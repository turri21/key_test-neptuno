==> flow/design.v <==
`default_nettype none
`timescale 1ns / 1ps
module neptuno_top  (
	clk,     
	rst_n,   
	key_in,  
	led      
);
input        clk; 
input        rst_n;
input  [1:0] key_in;
output 		 led;
reg [19:0] count;
reg [1:0] key_scan;  
always @(posedge clk or negedge rst_n)      
begin
   if(!rst_n)                 
      count <= 20'd0;         
   else
      begin
         if(count ==20'd999_999)  
            begin
               count <= 20'b0;      
               key_scan <= key_in;  
            end
         else
            count <= count + 20'b1;  
     end
end
reg [1:0] key_scan_r;
always @(posedge clk)
    key_scan_r <= key_scan;       
wire [1:0] flag_key = key_scan_r[1:0] & (~key_scan[1:0]);  
reg temp_led;
always @ (posedge clk or negedge rst_n)       
begin
    if (!rst_n)                  
         temp_led <= 1'b1;   	 
    else
         begin            
             if ( flag_key[0] ) temp_led <= ~temp_led;   
             if ( flag_key[1] ) temp_led <= ~temp_led;   
         end
end
 assign led = temp_led;
endmodule
# From RTL to reports: neptuno_top
# Tool output for the design above, in the order of the flow.
# Lines are those of the file above, counted from 1.
# Operators carry their Yosys type and port widths (W data, S select, Z words).
# Cell names lack the library's common part.
# The mark - stands for no value.
# inputs
design	neptuno_top
clk_port	clk
lib	sky130hd
pvt_corner	tt_025C_1v80

# Word level
# Yosys after proc, flatten, opt, wreduce and memory -nomap, before mapping. Memory bits, and registers merged into a memory's read port (data or address), are not among the register bits. Print and check cells are not counted. Equal cells are merged and count once.
# word_totals
in_bits	4
out_inout_bits	1
word_cells	14
regBits	25
# classes
eq_ne	1
n_addsub	1
n_logic	3
n_mux	3
reduce_logical	2
# op_table
cell	count
$add A20 B1 Y20 const B	1
$eq A20 B20 Y1 const B	1
$mux W20	1
$and A2 B2 Y2	1
$not A2 Y2	1
$reduce_and A2 Y1	1
$reduce_bool A2 Y1	1
$mux W1	2
$not A1 Y1	1

# Longest topological paths
# Yosys ltp: most cells in a row. Word level: on the elaborated netlist, between registers, memories and ports. Mapped: between sequential cells and ports; inverters and the memories' decode and read muxes count.
# logic_depth
ltp_word	4
ABC_AREA	0
depth_mapped	5
mapped_depth_nobuf	5

# Mapped cells and area
# Source: synth_stat.txt of the flow (Yosys; design flattened, memories mapped). It holds for the ABC_AREA given above (unset counts as 0); a run with the other value may have another netlist.
# The area totals of this step are shown rounded.
# synth_totals
buf_cells	1
seqArea_um2	630
yosys_area_um2	1200
ffs	25
stdcells	106
# by_type
cell_type	count	area_total_um2
dfrtp_1	20	500.48
xnor2_1	8	70.067
xor2_1	7	61.309
edfxtp_1	2	60.058
nor2_1	12	45.043
dfxtp_1	2	40.038
nand3_1	8	40.038
mux2i_1	3	30.029
dfstp_2	1	26.275
and3_1	4	25.024
nand4_1	4	25.024
nor4_2	2	25.024
nand4_4	1	21.27
nor4_4	1	21.27
nor3_1	4	20.019
inv_1	5	18.768
nor4_1	3	18.768
nor4b_1	2	17.517
# Not listed: further types 14, cells in them 17.

# Path before layout
# OpenSTA on the mapped netlist: ideal clock, no wires. The path of least setup slack (recovery checks aside). Input and output delay are each 20% of the period. Register names are those of the netlist, which keeps one name where synthesis merged equal registers.
# synth_timing
path_type	register to register
start	register count[6]
end	register key_scan[0]
tclk_ns	2.65
t_first_pin_ns	0.000
path_stages	5
setup_ns	0.298
delay_ns	1.707
arrival_time_ns	1.409
n_path_buf	0
path_slack_ns	0.943
required_time_ns	2.352
period_less_setup_slack_ns	1.707
# "delay_ns" = arrival - input delay + setup time.
# "path_stages": output pins that drive a net of the path, with the launching flip-flop's if there is one; two outputs of one cell count as two.
# "period_less_setup_slack_ns" is the clock period less the worst setup slack; recovery checks do not enter. This is arithmetic on one report: input and output delays are still those of the set period (20% each).
# Between the ends stands the longest chain of elaborated cells between them, by number of cells; it is not shown to be the way that was timed. Of several equally long chains one is given.
# Each line given opens the expression or statement behind the cell; cells for indexed reads and writes are added by Yosys, which also makes memories of some case tables.
# At most two assigning lines are given for a register; there are more.
# synth_between
path_cell_list	dfrtp_1 -> nor4b_1 -> nand3b_1 -> nor4_4 -> and2_1
elab_chain_len	2
cone_cells	2
lines_between	1
classes_between	eq/ne: 1; reduce/logical: 1
# synth_rtl
item	line_no	rtl
start, declared	13	reg [19:0] count;
start, assigned	18	count <= 20'd0;
start, assigned	27	count <= count + 20'b1;
$eq A20 B20 Y1	21	if(count ==20'd999_999)
$reduce_and A2 Y1	-
end, assigned	24	key_scan <= key_in;
end, declared	14	reg [1:0] key_scan;

# Path in the finished layout
# Path of least setup slack in the final report of run 1 (OpenROAD, finished layout, wires in). Where an end is a register, its clock arrival counts in the times.
# layout_timing
path_type	register to register
start	register count[6]
end	register key_scan[1]
setup_ns	0.28
n_path_buf	0
path_stages	5
t_first_pin_ns	0.27
tclk_ns	2.74
arrival_time_ns	1.95
required_time_ns	2.74
path_slack_ns	0.79
# Between the ends stands the longest chain of elaborated cells between them, by number of cells; it is not shown to be the way that was timed. Of several equally long chains one is given.
# At most two assigning lines are given for a register; there are more.
# layout_between
path_cell_list	dfrtp_1 -> nor4b_1 -> nand3b_1 -> nor4_4 -> and2_1
elab_chain_len	2
cone_cells	2
lines_between	1
classes_between	eq/ne: 1; reduce/logical: 1
# layout_rtl
item	line_no	rtl
start, declared	13	reg [19:0] count;
start, assigned	18	count <= 20'd0;
start, assigned	27	count <= count + 20'b1;
$eq A20 B20 Y1	21	if(count ==20'd999_999)
$reduce_and A2 Y1	-
end, assigned	24	key_scan <= key_in;
end, declared	14	reg [1:0] key_scan;

# Below are 2 stored runs of the flow (Yosys, OpenROAD; platform sky130hd) on neptuno_top, each with its settings and what was measured, unordered. Constraints: input delay and output delay 20% of the set period each, output load 0.01 pF.
# By "power_mw" is meant OpenSTA's value without simulated activity: inputs other than the clock are taken to toggle once in ten clock periods, and the tool carries that through the logic.
# Measured values are rounded.
# Settings: . = not set for that run.
name,run 1,run 2
period_ns,2.74,2.08
CORE_UTILIZATION,32,40
PLACE_DENSITY_LB_ADDON,0.14,.
TNS_END_PERCENT,5,.
GPL_ROUTABILITY_DRIVEN,1,.
MIN_ROUTING_LAYER,met2,.
MAX_ROUTING_LAYER,met5,.
CAP_MARGIN,20,20
CORE_MARGIN,2,2
SLEW_MARGIN,20,20
SETUP_SLACK_MARGIN,.,-0.05
ws_setup_ns,0.79,0.25
synthesis_area_um2,1200,1200
design_die_area_um2,4200,3400
finish.utilization_pct,37,47
power_mw,0.61,0.72
